==> flow/design.v <==
`timescale 1ns / 1ps
module lab2_1test(
       input clk, 
       input rst,
       input en, 
       input dir,
       input load,
       input [5:0] data, 
       output [3:0] out
    );
reg [3:0] temp =0;
    always@(negedge clk) begin
       if(rst == 1'b1) begin
      temp = 4'b0000;
      end
     else begin
       if(en == 1'b0) begin
      temp = temp;
      end 
       else if(en == 1'b1) begin
            if(load == 1'b0) begin 
              case(dir) 
                     1'b1: begin
                       if(temp < 4'b1100) 
                           temp = temp + 1;
                       else if(temp == 4'b1111)
                           temp = 4'b1111;
                       else if(temp == 4'b1100) 
                           temp = 4'b1100;   
                     end
                     1'b0: begin
                       if(temp > 4'b0000) 
                           temp = temp - 1;
                        else if(temp == 4'b1111)
                           temp = 4'b1111;
                       else if(temp == 4'b0000) 
                           temp = 4'b0000;   
                     end
              endcase
            end
            else if(load == 1'b1) begin
                   if(data > 4'b1100)
                          temp = 4'b1111;
                   else
                          temp = data;
           end
        end      
      end
    end
   assign out = temp;
endmodule
# From RTL to reports: lab2_1test
# Tool output for the design above, in the order of the flow.
# Lines are those of the file above, counted from 1.
# Cell names lack the library's common part.
# A cell with n/a has no value.
[setup]
top_module = "lab2_1test"
clk_port = "clk"
cell_library = "sky130hd"
lib_corner = "tt_025C_1v80"

# Word-level counts
# Source: Yosys, flattened and elaborated, memories not mapped. Widths are those after wreduce. Registers that Yosys merges into a memory's read port (data or address) are not register bits. Print and check cells do not count. Equal cells are merged and count once.
[word_totals]
register_bits = 4
out_inout_bits = 4
[op_classes]
logic = 1
n_eq = 4
addsub = 2
muxes = 9
compare = 3
reduce_logical = 2
[ops]
columns = ["operator", "count"]
rows = [
  ["two-way mux 4 bit", 8],
  ["== test 4 bit with constant B", 2],
  ["case mux 4 bit (select 2 bit)", 1],
  ["greater-than comparator 6 x 4 -> 1 bit with constant B", 1],
  ["inequality test 5 x 1 -> 1 bit with constant B", 1],
  ["inequality test 5 bit with constant B", 1],
  ["adder 4 x 1 -> 4 bit with constant B", 1],
  ["subtractor 4 x 1 -> 4 bit with constant B", 1],
  ["greater-than comparator 4 x 1 -> 1 bit with constant B", 1],
  ["less-than comparator 4 bit with constant B", 1],
  ["zero test 4 bit", 1],
  ["AND reduction 3 bit", 1],
  ["inverter 1 bit", 1],
]

# Longest topological paths
# Depth = most cells in a row (Yosys ltp): at word level without a register or memory, in the mapped netlist without a sequential cell, where the memories' decode and read muxes count.
[logic_depth]
depth_word = 6
ABC_AREA = 1
mapped_depth = 9
mapped_depth_nobuf = 9

# Netlist
# Yosys stat after the flow's synthesis: flattened, memories mapped to cells. It holds for the ABC_AREA given above (unset counts as 0); a run with the other value may have another netlist.
[types]
columns = ["cell_type", "count", "area_total_um2"]
rows = [
  ["nand2_1", 26, 97.594],
  ["dfxtp_1", 4, 80.077],
  ["nor2_1", 15, 56.304],
  ["nand3_1", 10, 50.048],
  ["inv_1", 9, 33.782],
  ["a21oi_1", 5, 25.024],
  ["ha_1", 2, 25.024],
  ["nand3b_1", 2, 15.014],
  ["or2_2", 2, 12.512],
  ["buf_6", 1, 11.261],
  ["nor3_1", 2, 10.01],
  ["nand2_2", 1, 6.256],
  ["o21ai_0", 1, 5.005],
]
[mapped]
synth_area_mm2 = 0.0004279
mapped_cells = 80
ff_cells = 4
seq_area_mm2 = 0.0000801
n_buf = 1

# Record of 2 stored runs of the RTL-to-layout flow on lab2_1test, platform sky130hd. The runs are unordered. Constraints: input delay and output delay 20% of the set period each, output load 0.01 pF.
# By "power_total_mw" is meant OpenSTA's value without simulated activity: inputs other than the clock are taken to toggle once in ten clock periods, and the tool carries that through the logic.

[[run]]
name = "run 1"
[run.settings]
period_ns = 4.17
CORE_UTILIZATION = 17
SETUP_SLACK_MARGIN = 1.02
PLACE_DENSITY_LB_ADDON = 0.06
HOLD_SLACK_MARGIN = 0.12
CORE_ASPECT_RATIO = 0.92
CELL_PAD_IN_SITES_GLOBAL_PLACEMENT = 2
ABC_AREA = 1
GPL_TIMING_DRIVEN = 1
GPL_ROUTABILITY_DRIVEN = 1
CTS_CLUSTER_SIZE = 32
SLEW_MARGIN = 5
MIN_ROUTING_LAYER = "met2"
MAX_ROUTING_LAYER = "met4"
CAP_MARGIN = 20
CORE_MARGIN = 2
[run.results]
synth_chip_area_mm2 = 0.0004279
final_die_area_mm2 = 0.0029346
final_cell_area_mm2 = 0.0007945
fin_util_pct = 33.1
fin_ws_ns = 0.499
final_setup_tns_ns = 0.000
worst_hold_slack_ns = 0.645
power_total_mw = 0.1841

[[run]]
name = "run 2"
[run.settings]
period_ns = 3.94
CORE_UTILIZATION = 19
PLACE_DENSITY_LB_ADDON = 0.22
CORE_ASPECT_RATIO = 1.86
CORE_MARGIN = 4
CELL_PAD_IN_SITES_GLOBAL_PLACEMENT = 2
CELL_PAD_IN_SITES_DETAIL_PLACEMENT = 2
MIN_ROUTING_LAYER = "met2"
CAP_MARGIN = 20
SLEW_MARGIN = 20
[run.results]
synth_chip_area_mm2 = 0.0004104
final_die_area_mm2 = 0.0030035
final_cell_area_mm2 = 0.0006907
fin_util_pct = 34.4
fin_ws_ns = 0.043
final_setup_tns_ns = 0.000
worst_hold_slack_ns = 0.634
power_total_mw = 0.1862
