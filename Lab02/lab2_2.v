==> flow/design.v <==
`timescale 1ns / 1ps
module lab_2_2fib(
     input clk, 
     input rst, 
     output [19:0] fn 
    );
    reg [7:0] temp;
    reg [7:0] f1 = 8'b00000001;
    reg [7:0] f2 =8'b00000001;
    integer i;
    always@(posedge clk) begin
        if(rst == 1'b1) temp = 8'b00000001;
        else begin
            for ( i=3; i<=13; i=i+1) begin
                temp = f1+f2;
                f1 = f2;
                f2= temp;
            end
        end
    end
    assign fn = temp;
endmodule
Step by step through the tools: lab_2_2fib:

What the tools print for lab_2_2fib, step after step.
Lines are those of the file above, counted from 1.
Cell names lack the library's common part.
A cell with - has no value.

* top: lab_2_2fib
* clock: clk
* library: sky130hd
* corner: tt_025C_1v80

Elaborated design:

Yosys after proc, flatten, opt, wreduce and memory -nomap, before mapping. Enables and synchronous resets that opt folds into registers are not counted as muxes. Memory bits, and registers merged into a memory's read port (data or address), are not among the register bits. Print and check cells are not counted. Equal cells are merged and count once.

* flip-flop bits (word level): 24
* cells after elaboration: 14

* $add $sub $neg: 11

Operators with widths (count)
* adder 8 bit: 11

Longest topological paths:

Longest topological path by Yosys (ltp), each cell counted once; first at word level (registers and memories cut), then after technology mapping (sequential cells cut; the memories' decode and read muxes count).

* word-level depth: 11
* ABC_AREA: 0
* mapped depth: 43

Mapped cells and area:

The flow's flattened synthesis, as Yosys stat reports it; memories are mapped. The netlist is that of the ABC_AREA named above (0 if unset); the other value can give another one.

Cell types
* ha_1: count 68, total area 850.816 um^2
* edfxtp_1: count 16, total area 480.461 um^2
* xnor2_1: count 45, total area 394.128 um^2
* a21oi_1: count 43, total area 215.206 um^2
* fa_1: count 10, total area 200.192 um^2
* xor2_1: count 21, total area 183.926 um^2
* dfxtp_1: count 8, total area 160.154 um^2
* inv_1: count 36, total area 135.13 um^2
* o21bai_1: count 15, total area 112.608 um^2
* a21o_1: count 14, total area 105.101 um^2
* xnor2_2: count 6, total area 97.594 um^2
* buf_4: count 12, total area 90.086 um^2
* nor2_1: count 20, total area 75.072 um^2
* xnor3_1: count 3, total area 67.565 um^2
* xnor2_4: count 2, total area 55.053 um^2
* nand2_1: count 12, total area 45.043 um^2
* and2_1: count 7, total area 43.792 um^2
* a221oi_1: count 4, total area 35.034 um^2

Not listed: further types 43, cells in them 81.

* standard cells after synthesis: 423
* cell area after synthesis: 3971.3 um^2
* flip-flops: 24
* buffer cells: 13

Worst setup path after synthesis:

Path of least setup slack by OpenSTA after synthesis, without wires, with an ideal clock, recovery checks aside; 20% of the period is set as input and as output delay. Where synthesis merged equal registers, the netlist keeps one of their names.

* path kind: register -> register
* from: reg f2[0]
* to: reg f1[7]
* period: 11.4 ns
* arrival: 10.119 ns
* path slack: 1.014 ns
* path delay: 10.387 ns
* stages on the path: 41
* synthesis period reached: 10.386 ns

"path delay" is the arrival time less input delay plus setup time.
"stages on the path": output pins that drive a net of the path, with the launching flip-flop's if there is one; two outputs of one cell count as two.
"synthesis period reached" = period - worst setup slack (recovery checks aside). The figure is calculated, with input and output delays left at 20% of the set period.
Between the ends stands the longest chain of elaborated cells between them, by number of cells; it is not shown to be the way that was timed. Of several equally long chains one is given.
A line is the first line of the expression or statement that the cell stems from. Yosys adds cells for indexed reads and writes and turns some case tables into memories.

* path through: edfxtp_1 > ha_1 > fa_1 > xnor2_1 > inv_1 > ha_1 > a21oi_1 > xnor2_2 > inv_1 > ha_1 > a21oi_1 > mux2_2 > nor2_1 > ha_1 > nand2_1 > nand2_1 > nor4_1 > nor2_2 > [5 not listed] > ha_1 > xor2_1 > ha_1 > xor2_1 > ha_1 > xnor2_2 > ha_1 > a221oi_1 > xnor2_1 > ha_1 > a21oi_1 > xnor2_1 > mux2_2 > nor3_1 > and3_1 > a221o_1 > nor2_1 > xnor3_1
* cells in the longest elaborated chain: 10
* elaborated cells on any way between the ends: 10
* source lines of those cells: 1
* classes of those cells: 10 x add/sub

RTL lines, path post-synthesis
* start, declared: RTL line 9 `reg [7:0] f2 =8'b00000001;`
* start, assigned: RTL line 17 `f2= temp;`
* adder 8 bit x10: RTL line 15 `temp = f1+f2;`
* end, assigned: RTL line 16 `f1 = f2;`
* end, declared: RTL line 8 `reg [7:0] f1 = 8'b00000001;`

Path in the finished layout:

Path of least setup slack in the final report of job 1 (OpenROAD, finished layout, wires in). Where an end is a register, its clock arrival counts in the times.

* path kind: register -> register
* from: reg f1[0]
* to: reg f1[7]
* period: 11.0 ns
* arrival: 11.15 ns
* path slack: -0.14 ns
* stages on the path: 42

Between the ends stands the longest chain of elaborated cells between them, by number of cells; it is not shown to be the way that was timed. Of several equally long chains one is given.

* path through: edfxtp_1 > ha_1 > fa_1 > xnor2_1 > inv_1 > ha_1 > a21oi_1 > xnor2_2 > inv_1 > ha_1 > a21oi_1 > mux2_2 > nor2_1 > ha_1 > nand2_1 > nand2_1 > nor4_1 > buf_4 > [6 not listed] > ha_1 > xor2_1 > ha_1 > xor2_1 > ha_1 > xnor2_2 > ha_1 > a221oi_1 > xnor2_1 > ha_1 > a21oi_1 > xnor2_1 > mux2_2 > nor3_1 > o21bai_1 > o41ai_1 > nor2_1 > xnor3_1
* cells in the longest elaborated chain: 10
* elaborated cells on any way between the ends: 10
* source lines of those cells: 1
* classes of those cells: 10 x add/sub

RTL lines, path after layout
* start, declared: RTL line 8 `reg [7:0] f1 = 8'b00000001;`
* start, assigned: RTL line 16 `f1 = f2;`
* adder 8 bit x10: RTL line 15 `temp = f1+f2;`
* end, assigned: RTL line 16
* end, declared: RTL line 8

# Flow runs of lab_2_2fib

Settings and measured results of 2 stored flow runs for module lab_2_2fib (sky130hd), not sorted in any way. The constraints put input and output delay at 20% of the set period each and load the outputs with 0.01 pF.
By "achieved period" is meant the clock period of the run minus its worst setup slack. This is arithmetic on one report: input and output delays are still those of the set period (20% each).
"critical setup path time" is the time allowed to the run's worst setup path (the clock period less input and output delay, where it has them) less its slack. Clock arrival times count: a late capture clock shortens it, a late launch clock lengthens it.

### Job 1

Settings: `period_ns=11.0`, `CORE_UTILIZATION=59`, `SETUP_SLACK_MARGIN=-0.92`, `CORE_ASPECT_RATIO=1.78`, `CELL_PAD_IN_SITES_GLOBAL_PLACEMENT=1`, `ABC_AREA=0`, `CTS_CLUSTER_DIAMETER=302`, `MIN_ROUTING_LAYER=met2`, `MAX_ROUTING_LAYER=met5`, `CAP_MARGIN=20`, `CORE_MARGIN=2`, `SLEW_MARGIN=20`

- Total negative setup slack: -0.145 ns
- Area of the standard cells in the finished layout: 4291.6 um^2
- Area inside the die boundary: 7431.1 um^2
- Critical setup path time: 11.14 ns
- Class of the worst setup path: register -> register
- Setup slack of the worst path: -0.145 ns
- Worst hold slack: 0.753 ns
- Final design utilization: 66.1 %
- Achieved period: 11.145 ns
- Post-synthesis cell area: 3971.3 um^2

### Job 2

Settings: `period_ns=7.66`, `CORE_UTILIZATION=16`, `PLACE_DENSITY_LB_ADDON=0.3`, `HOLD_SLACK_MARGIN=0.23`, `CORE_ASPECT_RATIO=0.61`, `CELL_PAD_IN_SITES_GLOBAL_PLACEMENT=0`, `TNS_END_PERCENT=5`, `ABC_AREA=0`, `CTS_CLUSTER_SIZE=13`, `CAP_MARGIN=20`, `CORE_MARGIN=2`, `SLEW_MARGIN=20`

- Post-synthesis cell area: 3971.3 um^2
- Final design utilization: 29.1 %
- Total negative setup slack: -6.701 ns
- Area inside the die boundary: 26135.1 um^2
- Achieved period: 9.271 ns
- Setup slack of the worst path: -1.611 ns
- Critical setup path time: 9.27 ns
- Class of the worst setup path: register -> register
- Worst hold slack: 0.803 ns
- Area of the standard cells in the finished layout: 6990.4 um^2
