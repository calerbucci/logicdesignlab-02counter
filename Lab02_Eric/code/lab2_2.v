==> flow/design.v <==
module lab2_2(clk, rst_n, en, dir, gray, cout); 
	input clk, rst_n, en, dir; 
	output [7:0] gray;
	output cout;
    wire c1, c2;
	GRAY2 b1(clk, rst_n, en, dir, gray[3:0], c1);
    GRAY2 b2(clk, rst_n, c1, dir, gray[7:4], c2);
	and a1(cout, c1, c2);
endmodule
module GRAY(in, en, dir, gray, cout);
	input en, dir;
	input [3:0]in;
	output wire [3:0]gray;
	output cout;
	wire [3:0]Din;
	reg [3:0]Dout;
	reg cout;
	change_b c1(in, Din);
	always@(*)begin
        Dout = 4'b0000;
        if (en == 1'b0)
            Dout = Din;
        else if (en == 1'b1) begin
            if (dir == 1'b1) begin
                if (Din < 4'b1111)
                    Dout = Din+4'b0001;
            end else begin
                if (Din > 4'b0000)
                    Dout = Din-4'b0001;
                else if (Din == 4'b0000)
                    Dout = 4'b1111;
            end
        end
    end
	always@(*)begin
       cout = 1'b0;
       if (en == 1'b1)begin
           if (dir == 1'b1 && Din == 4'b1111)
               cout = 1'b1;
           else if (dir == 1'b0 && Din == 4'b0000)
               cout = 1'b1;
       end
    end
    change_g c2(Dout, gray);
endmodule
module GRAY2(clk, rst_n, en, dir, gray, cout);
    	input  clk,rst_n ,en,dir;
        output reg [3:0]gray;
        output cout;
        wire     [3:0] out;
        GRAY g0(gray, en, dir, out, cout);
        always @(negedge rst_n or negedge clk) begin
            if (!rst_n) begin
                gray <= 4'b0;
            end else begin
                gray <= out;
            end    
        end
endmodule
module change_g(in, out);
    input [3:0]in;
    output reg [3:0]out;
    always@(*)begin
        case(in)
            4,5,6,7,8,9,10,11: out[2] = 1'b1 ;
            default: out[2] = 1'b0 ;     
        endcase
        case(in)     
            2,3,4,5,10,11,12,13: out[1] = 1'b1;
            default: out[1] = 1'b0;
        endcase
        case(in)
            1,2,5,6,9,10,13,14 : out[0] = 1'b1;
            default: out[0] = 1'b0;
        endcase
        out[3] = in[3];
    end
endmodule
module change_b(in, out);
    input [3:0]in;
    output [3:0]out;
    wire t1, t2, t3;
    assign out[3]=in[3];
    xor x1(t1, out[3], in[2]);
    assign out[2]=t1;
    xor x2(t2, out[2], in[1]);
    assign out[1]=t2;
    xor x3(t3, out[1], in[0]);
    assign out[0]=t3;
endmodule    
---- Reports on lab2_2 ----
The steps from the RTL of lab2_2 to its reports follow in flow order.
Line numbers count from 1 in the design file above.
Operators carry their Yosys type and port widths (W data, S select, Z words).
Library cell names are shortened.
Not given: -
design
  design top .............................. lab2_2
  clock ................................... clk
  cell library ............................ sky130hd
  corner .................................. tt_025C_1v80

---- Word level ----
Counts by Yosys on the flattened word-level netlist (proc, flatten, opt, wreduce; memories kept). Print and check cells are left out.
Yosys's memory passes give these memory sizes; they may raise the number of words (mostly to a power of two), join words into wider ones and drop unused or constant bits.
bit counts
  ROM bits ................................ 96
  word width x clocked read ports ......... 6
  register bits ........................... 8
  memories kept ........................... 6
  elaborated cells ........................ 54
  bits of input ports ..................... 4
cells by class
  $lt $le $gt $ge ......................... 4
  eq/ne operators ......................... 2
  reduce/logical cells .................... 12
  muxes and demuxes ....................... 16
  add/subtract/negate cells ............... 4
  bitwise operators ....................... 8
memory list
  name              words  bits a word  rd ports  write ports  line  source
  (name not given)  16     1            1         0            64    case(in)
  (name not given)  16     1            1         0            68    case(in)
  (name not given)  16     1            1         0            72    case(in)
  (name not given)  16     1            1         0            64
  (name not given)  16     1            1         0            68
  (name not given)  16     1            1         0            72
operators with widths
  operator               number
  $mux W4                10
  $add A4 B1 Y4 const B  2
  $sub A4 B1 Y4 const B  2
  $gt A4 B1 Y1 const B   2
  $lt A4 B4 Y1 const B   2
  $eq A4 B4 Y1 const B   2
  $logic_not A4 Y1       2
  $xor A1 B1 Y1          6
  $logic_not A1 Y1       6
  $mux W1                6
  $logic_and A1 B1 Y1    4
  $and A1 B1 Y1          1
  $not A1 Y1             1

---- Logic depth ----
Yosys ltp: most cells in a row. Word level: on the elaborated netlist, between registers, memories and ports. Mapped: between sequential cells and ports; inverters and the memories' decode and read muxes count.
depth
  depth in word-level cells ............... 10
  ABC_AREA ................................ 0
  mapped depth ............................ 10
  gate-level depth less buffers ........... 10

---- Netlist ----
The flow's flattened synthesis, as Yosys stat reports it; memories are mapped. The netlist is that of the ABC_AREA named above (0 if unset); the other value can give another one.
Totals and module areas in this step are rounded.
mapped netlist
  buffers ................................. 1
  synthesis area .......................... 774 um^2
  cell count .............................. 90
  sequential area ......................... 200 um^2
  flip-flops .............................. 8
cell types
  cell      number  total area (um^2)
  dfrtn_1   8       200.192
  ha_1      10      125.12
  xnor2_1   7       61.309
  a21oi_1   9       45.043
  inv_1     12      45.043
  xor2_1    3       26.275
  nand2_1   5       18.768
  nor2_1    5       18.768
  a32oi_1   2       17.517
  o21a_1    2       15.014
  a31oi_1   2       12.512
  nor2b_1   2       12.512
  o22ai_2   1       12.512
  a2111o_1  1       11.261
  and3_4    1       11.261
  mux2_1    1       11.261
  and4b_1   1       10.01
  o21ai_0   2       10.01
Not listed: further types 15, cells in them 16.
The figures by module come from a second, unflattened synthesis with its own total; it is not the netlist above.
second synthesis, totals
  cells (unflattened synthesis) ........... 97
  area total of the unflattened synthesis .. 855 um^2
Each row is one instance without its submodules.
by module
  module    sequential area (um^2)  times used  area (um^2)  cells
  GRAY      0.0                     2           218          32
  GRAY2     100                     2           100          4
  change_b  0.0                     2           72.6         8
  change_g  0.0                     2           33.8         4
  lab2_2    0.0                     1           6.3          1

Add stored flow runs of lab2_2

Measured results for lab2_2: 2 stored runs of the Yosys and OpenROAD flow on sky130hd. The settings differ; the order carries no meaning. The constraints put input and output delay at 20% of the set period each and load the outputs with 0.01 pF.
The results are shown rounded.

---- flow run A ----
settings
  period_ns = 5.06
  CORE_UTILIZATION = 63
  HOLD_SLACK_MARGIN = 0.06
  CELL_PAD_IN_SITES_GLOBAL_PLACEMENT = 0
  MIN_ROUTING_LAYER = met2
  CAP_MARGIN = 20
  CORE_MARGIN = 2
  SLEW_MARGIN = 20
results
  incomplete, clock tree synthesis halted on DPL-0038

---- flow run B ----
settings
  period_ns = 4.68
  CORE_UTILIZATION = 38
  SETUP_SLACK_MARGIN = 0.36
  PLACE_DENSITY_LB_ADDON = 0.1
  HOLD_SLACK_MARGIN = 0.05
  CORE_MARGIN = 6
  TNS_END_PERCENT = 70
  ABC_AREA = 0
  GPL_ROUTABILITY_DRIVEN = 1
  SLEW_MARGIN = 15
  MAX_ROUTING_LAYER = met4
  CAP_MARGIN = 20
results
  standard-cell area of the final layout .. 1220 um^2
  total negative setup slack .............. -528 ps
  utilization ............................. 66.9 %
  full die area ........................... 3270 um^2
  lowest hold slack ....................... 694 ps
  lowest setup slack ...................... -528 ps
  Yosys chip area after synthesis ......... 774 um^2
